==> flow/design.v <==
`timescale 1ns / 1ps
module card_stack(
    input clk_i,
    input save,
    input rst_i,
    input reg [7:0] data_in,
    output reg [7:0] data_out_0,
    output reg [7:0] data_out_1,
    output reg [7:0] data_out_2,
    output reg [7:0] data_out_3,
    output reg [7:0] data_out_4,
    output reg [7:0] data_out_5,
    output reg [7:0] data_out_6,
    output reg [7:0] data_out_7,
    output reg [7:0] data_out_8,
    output reg [7:0] data_out_9,
    output reg [7:0] data_out_10
);
reg [7:0] data_stack_0;
reg [7:0] data_stack_1;
reg [7:0] data_stack_2;
reg [7:0] data_stack_3;
reg [7:0] data_stack_4;
reg [7:0] data_stack_5;
reg [7:0] data_stack_6;
reg [7:0] data_stack_7;
reg [7:0] data_stack_8;
reg [7:0] data_stack_9;
reg [7:0] data_stack_10;
reg [7:0] data_receiver;
reg [3:0] cycle_count;
always@(posedge clk_i or negedge rst_i)
    begin
        if(!rst_i)
            begin
                data_stack_0    =  8'b00000000; 
                data_stack_1    =  8'b00000000; 
                data_stack_2    =  8'b00000000; 
                data_stack_3    =  8'b00000000; 
                data_stack_4    =  8'b00000000; 
                data_stack_5    =  8'b00000000; 
                data_stack_6    =  8'b00000000; 
                data_stack_7    =  8'b00000000; 
                data_stack_8    =  8'b00000000; 
                data_stack_9    =  8'b00000000; 
                data_stack_10   =  8'b00000000; 
                cycle_count     =  4'b0000;
            end
        else 
            if(save)
                begin
                    cycle_count = cycle_count + 1'b1;
                    data_receiver = data_in;
                    if(cycle_count == 1) 
                        begin
                            data_stack_0    =  data_receiver;
                        end
                    else 
                    if(cycle_count == 2) 
                        begin
                            data_stack_1    =  data_stack_0;
                            data_stack_0    =  data_receiver;
                        end
                    else 
                    if(cycle_count == 3) 
                        begin
                            data_stack_2    =  data_stack_1;
                            data_stack_1    =  data_stack_0;
                            data_stack_0    =  data_receiver;
                        end
                    else 
                    if(cycle_count == 4) 
                        begin
                            data_stack_3    =  data_stack_2;   
                            data_stack_2    =  data_stack_1;
                            data_stack_1    =  data_stack_0;
                            data_stack_0    =  data_receiver;
                        end
                    else 
                    if(cycle_count == 5) 
                        begin
                            data_stack_4    =  data_stack_3; 
                            data_stack_3    =  data_stack_2;   
                            data_stack_2    =  data_stack_1;
                            data_stack_1    =  data_stack_0;
                            data_stack_0    =  data_receiver;
                        end
                    else 
                    if(cycle_count == 6) 
                        begin
                            data_stack_5    =  data_stack_4; 
                            data_stack_4    =  data_stack_3; 
                            data_stack_3    =  data_stack_2;   
                            data_stack_2    =  data_stack_1;
                            data_stack_1    =  data_stack_0;
                            data_stack_0    =  data_receiver;
                        end
                    else 
                    if(cycle_count == 7) 
                        begin
                            data_stack_6    =  data_stack_5;                      
                            data_stack_5    =  data_stack_4; 
                            data_stack_4    =  data_stack_3; 
                            data_stack_3    =  data_stack_2;   
                            data_stack_2    =  data_stack_1;
                            data_stack_1    =  data_stack_0;
                            data_stack_0    =  data_receiver;
                        end
                    else 
                    if(cycle_count == 8) 
                        begin
                            data_stack_7    =  data_stack_6;                      
                            data_stack_6    =  data_stack_5;                      
                            data_stack_5    =  data_stack_4; 
                            data_stack_4    =  data_stack_3; 
                            data_stack_3    =  data_stack_2;   
                            data_stack_2    =  data_stack_1;
                            data_stack_1    =  data_stack_0;
                            data_stack_0    =  data_receiver;
                        end
                    else 
                    if(cycle_count == 9) 
                        begin
                            data_stack_8    =  data_stack_7;   
                            data_stack_7    =  data_stack_6;                      
                            data_stack_6    =  data_stack_5;                      
                            data_stack_5    =  data_stack_4; 
                            data_stack_4    =  data_stack_3; 
                            data_stack_3    =  data_stack_2;   
                            data_stack_2    =  data_stack_1;
                            data_stack_1    =  data_stack_0;
                            data_stack_0    =  data_receiver;
                        end
                    else 
                    if(cycle_count == 10) 
                        begin
                            data_stack_9    =  data_stack_8;                     
                            data_stack_8    =  data_stack_7;   
                            data_stack_7    =  data_stack_6;                      
                            data_stack_6    =  data_stack_5;                      
                            data_stack_5    =  data_stack_4; 
                            data_stack_4    =  data_stack_3; 
                            data_stack_3    =  data_stack_2;   
                            data_stack_2    =  data_stack_1;
                            data_stack_1    =  data_stack_0;
                            data_stack_0    =  data_receiver;
                        end
                    else 
                    if(cycle_count == 11) 
                        begin
                            data_stack_10   =  data_stack_9;                   
                            data_stack_9    =  data_stack_8;                     
                            data_stack_8    =  data_stack_7;   
                            data_stack_7    =  data_stack_6;                      
                            data_stack_6    =  data_stack_5;                      
                            data_stack_5    =  data_stack_4; 
                            data_stack_4    =  data_stack_3; 
                            data_stack_3    =  data_stack_2;   
                            data_stack_2    =  data_stack_1;
                            data_stack_1    =  data_stack_0;
                            data_stack_0    =  data_receiver;
                        end
                    else 
                        begin
                            data_stack_10   =  data_stack_10;                   
                            data_stack_9    =  data_stack_9;                     
                            data_stack_8    =  data_stack_8;   
                            data_stack_7    =  data_stack_7;                      
                            data_stack_6    =  data_stack_6;                      
                            data_stack_5    =  data_stack_5; 
                            data_stack_4    =  data_stack_4; 
                            data_stack_3    =  data_stack_3;   
                            data_stack_2    =  data_stack_2;
                            data_stack_1    =  data_stack_1;
                            data_stack_0    =  data_stack_0;
                        end
                end
    end
always@(*)
    begin
        data_out_0  = data_stack_0;
        data_out_1  = data_stack_1;
        data_out_2  = data_stack_2;
        data_out_3  = data_stack_3;
        data_out_4  = data_stack_4;
        data_out_5  = data_stack_5;
        data_out_6  = data_stack_6;
        data_out_7  = data_stack_7;
        data_out_8  = data_stack_8;
        data_out_9  = data_stack_9;
        data_out_10 = data_stack_10;
    end
endmodule
From RTL to reports: card_stack. The steps from the RTL of card_stack to its reports follow in flow order. Lines are those of the file above, counted from 1. Operators carry their Yosys type and port widths (W data, S select, Z words). Library cell names are shortened. A cell with - has no value.

Design top: card_stack. Clock port: clk_i. Cell library: sky130hd. Library corner: tt_025C_1v80.

Word-level counts. Source: Yosys, flattened and elaborated, memories not mapped. Widths are those after wreduce. Registers that Yosys merges into a memory's read port (data or address) are not register bits. Print and check cells do not count. Equal cells are merged and count once.

Input bits: 11. Register bits after elaboration: 92.

The figure for reductions and logical operators is 21. The figure for eq/ne operators is 11. Bitwise gates (word level): 10. The figure for add/subtract/negate cells is 1. The figure for multiplexer cells is 65.

Operators by type and width (count): $mux W8 (65); $eq A4 B3 Y1 const B (4); $eq A4 B4 Y1 const B (4); $reduce_and A12 Y1 (1); $reduce_and A11 Y1 (1); $reduce_bool A11 Y1 (1); $not A1 Y1 (10); $reduce_and A10 Y1 (1); $reduce_bool A10 Y1 (1); $reduce_and A9 Y1 (1); $reduce_bool A9 Y1 (1); $eq A4 B2 Y1 const B (2); $reduce_and A8 Y1 (1); $reduce_bool A8 Y1 (1); $reduce_and A7 Y1 (1); $reduce_bool A7 Y1 (1); $reduce_and A6 Y1 (1); $reduce_bool A6 Y1 (1); $reduce_and A5 Y1 (1); $reduce_bool A5 Y1 (1); $add A4 B1 Y4 const B (1); $eq A4 B1 Y1 const B (1); $reduce_and A4 Y1 (1); $reduce_bool A4 Y1 (1); $reduce_and A3 Y1 (1); $reduce_bool A3 Y1 (1); $reduce_and A2 Y1 (1); $reduce_bool A2 Y1 (1).

Logic depth. Depth = most cells in a row (Yosys ltp): at word level without a register or memory, in the mapped netlist without a sequential cell, where the memories' decode and read muxes count.

The entry for depth in word-level cells reads 13. Under ABC_AREA stands 0. Under gate-level depth with buffers stands 10. The entry for gate-level depth less buffers reads 7.

Netlist. The flow's flattened synthesis, as Yosys stat reports it; memories are mapped. The netlist is that of the ABC_AREA named above (0 if unset); the other value can give another one.

Cells by type: dfrtp_1 (count 92, area in all 2.3E+03 µm²); mux2_2 (count 87, area in all 979.69 µm²); ha_1 (count 5, area in all 62.56 µm²); xnor2_1 (count 5, area in all 43.792 µm²); buf_2 (count 8, area in all 40.038 µm²); nand2_1 (count 9, area in all 33.782 µm²); nor2_1 (count 8, area in all 30.029 µm²); o21ai_0 (count 6, area in all 30.029 µm²); a311oi_4 (count 1, area in all 26.275 µm²); nand3_1 (count 5, area in all 25.024 µm²); nor3_1 (count 5, area in all 25.024 µm²); mux2_1 (count 2, area in all 22.522 µm²); nand2b_1 (count 3, area in all 18.768 µm²); a21oi_1 (count 3, area in all 15.014 µm²); inv_1 (count 4, area in all 15.014 µm²); and2_1 (count 2, area in all 12.512 µm²); and3_1 (count 2, area in all 12.512 µm²); nor2_2 (count 2, area in all 12.512 µm²).

Other cell types: 27; their cells: 31.

The figure for buffer cells is 13. Sequential part of the area: 2302.2 µm². The figure for standard cells after synthesis is 280. For mapped flip-flops the number is 92. Under cell area after synthesis stands 3946.3 µm².

Timing after synthesis. OpenSTA on the mapped netlist: ideal clock, no wires. The path of least setup slack (recovery checks aside). Input and output delay are each 20% of the period. Register names are those of the netlist, which keeps one name where synthesis merged equal registers.

Path kind: register to register. Start point: reg cycle_count[1]. End point: reg data_stack_4[0]. The entry for path slack reads 1602 ps. The entry for data required time reads 4005 ps. Under arrival stands 2404 ps. The entry for path delay reads 2529 ps. Under clock period stands 4130 ps. The figure for driving pins on the path is 9. The figure for buffers on the path is 2. For launch time at the first pin the number is 0 ps. The figure for period reached after synthesis is 2528 ps.

"path delay" = arrival - input delay + setup time. "driving pins on the path" counts driving pins, that of a launching flip-flop among them; a cell with two outputs on the path counts twice. "period reached after synthesis" is the clock period less the worst setup slack; recovery checks do not enter. This is arithmetic on one report: input and output delays are still those of the set period (20% each). Between the ends stands the longest chain of elaborated cells between them, by number of cells; it is not shown to be the way that was timed. Of several equally long chains one is given. Each line given opens the expression or statement behind the cell; cells for indexed reads and writes are added by Yosys, which also makes memories of some case tables. A register here has more assigning lines than the two given.

Path through: dfrtp_1 buf_2 inv_1 ha_1 buf_2 or3_4 a221o_1 a311oi_4 mux2_2. Length of the longest elaborated chain: 9. The entry for elaborated cells on any way between the ends reads 25. Those cells by class: 1 x add/sub; 11 x eq/ne; 7 x mux; 4 x logic; 2 x reduce/logical.

Ends and longest elaborated chain, post-synthesis: start: declaration (RTL line 31) `reg [3:0] cycle_count;`; start: assignment (RTL line 47) `cycle_count     =  4'b0000;`; start: assignment (RTL line 52) `cycle_count = cycle_count + 1'b1;`; $add A4 B1 Y4 (RTL line 52); $eq A4 B4 Y1 (RTL line 149) `if(cycle_count == 11)`; $mux W8 (RTL line 149); $mux W8 (RTL line 135) `if(cycle_count == 10)`; $mux W8 (RTL line 122) `if(cycle_count == 9)`; $mux W8 (RTL line 110) `if(cycle_count == 8)`; $mux W8 (RTL line 99) `if(cycle_count == 7)`; $mux W8 (RTL line 89) `if(cycle_count == 6)`; $mux W8 (RTL line 80) `if(cycle_count == 5)`; end: assignment (RTL line 82) `data_stack_4    =  data_stack_3;`; end: assignment (RTL line 92) `data_stack_4    =  data_stack_3;`; end: declaration (RTL line 23) `reg [7:0] data_stack_4;`.

Timing after layout. From the final timing report of entry A: the path of least setup slack in the routed layout; clock arrival at registers is part of the times. The path's times are printed in steps of 10 ps; the period is the one set.

Path kind: register to register. Start point: reg cycle_count[1]. End point: reg data_stack_4[6]. The figure for driving pins on the path is 9. Under clock period stands 2850 ps. The entry for path slack reads 110 ps. For launch time at the first pin the number is 350 ps. The figure for buffers on the path is 1. Under arrival stands 2970 ps. The entry for data required time reads 3080 ps.

Between the ends stands the longest chain of elaborated cells between them, by number of cells; it is not shown to be the way that was timed. Of several equally long chains one is given. A register here has more assigning lines than the two given.

Path through: dfrtp_1 inv_1 ha_1 nor3_1 nor3_1 o21ai_0 a311oi_4 buf_12 mux2_1. Length of the longest elaborated chain: 9. The entry for elaborated cells on any way between the ends reads 25. Those cells by class: 1 x add/sub; 11 x eq/ne; 7 x mux; 4 x logic; 2 x reduce/logical.

Ends and longest elaborated chain, post-layout: start: declaration (RTL line 31) `reg [3:0] cycle_count;`; start: assignment (RTL line 47) `cycle_count     =  4'b0000;`; start: assignment (RTL line 52) `cycle_count = cycle_count + 1'b1;`; $add A4 B1 Y4 (RTL line 52); $eq A4 B4 Y1 (RTL line 149) `if(cycle_count == 11)`; $mux W8 (RTL line 149); $mux W8 (RTL line 135) `if(cycle_count == 10)`; $mux W8 (RTL line 122) `if(cycle_count == 9)`; $mux W8 (RTL line 110) `if(cycle_count == 8)`; $mux W8 (RTL line 99) `if(cycle_count == 7)`; $mux W8 (RTL line 89) `if(cycle_count == 6)`; $mux W8 (RTL line 80) `if(cycle_count == 5)`; end: assignment (RTL line 82) `data_stack_4    =  data_stack_3;`; end: assignment (RTL line 92) `data_stack_4    =  data_stack_3;`; end: declaration (RTL line 23) `reg [7:0] data_stack_4;`.

Add stored flow runs of card_stack

card_stack through Yosys and OpenROAD on sky130hd: 2 stored runs, unordered, with their settings and measured results. The constraints put input and output delay at 20% of the set period each and load the outputs with 0.01 pF. By "reached clock period" is meant the clock period of the run minus its worst setup slack. This is arithmetic on one report: input and output delays are still those of the set period (20% each). By "allowed time less slack (worst setup path)" is meant the share of the clock period that the worst setup path is allowed (20% is reserved at inputs, 20% at outputs), minus its slack. Clock arrival times at its registers enter into it. "total design power": no workload was simulated; the value follows from the tool's default switching activity. "allowed time less slack (worst setup path)" is given in steps of 10 ps.

Entry A has these settings: period_ns 2.85; CORE_UTILIZATION 42; PLACE_DENSITY_LB_ADDON 0.19; CELL_PAD_IN_SITES_GLOBAL_PLACEMENT 0; TNS_END_PERCENT 95; GPL_ROUTABILITY_DRIVEN 1; CTS_CLUSTER_DIAMETER 291; CAP_MARGIN 25; MIN_ROUTING_LAYER met1; CORE_MARGIN 2; SLEW_MARGIN 20. The measured mapped cell area after synthesis is 3946.3 µm². The die area stands at 10186.9 µm². The standard-cell area after layout is 5298.8 µm². The measured utilization of the finished layout is 57.6 %. The worst setup slack after layout comes to 115 ps. The setup TNS comes to 0 ps. The total design power reads 6042 uW. The measured reached clock period is 2735 ps. The allowed time less slack (worst setup path) reads 2740 ps. Critical path type: register to register.

Entry B has these settings: period_ns 1.93; CAP_MARGIN 20; CORE_MARGIN 2; CORE_UTILIZATION 40; SLEW_MARGIN 20. The measured mapped cell area after synthesis is 3946.3 µm². The die area stands at 10676.1 µm². The standard-cell area after layout is 6200.9 µm². The measured utilization of the finished layout is 64.0 %. The worst setup slack after layout comes to -322 ps. The setup TNS comes to -17552 ps. The total design power reads 11111 uW. The measured reached clock period is 2252 ps. The allowed time less slack (worst setup path) reads 2250 ps. Critical path type: register to register.
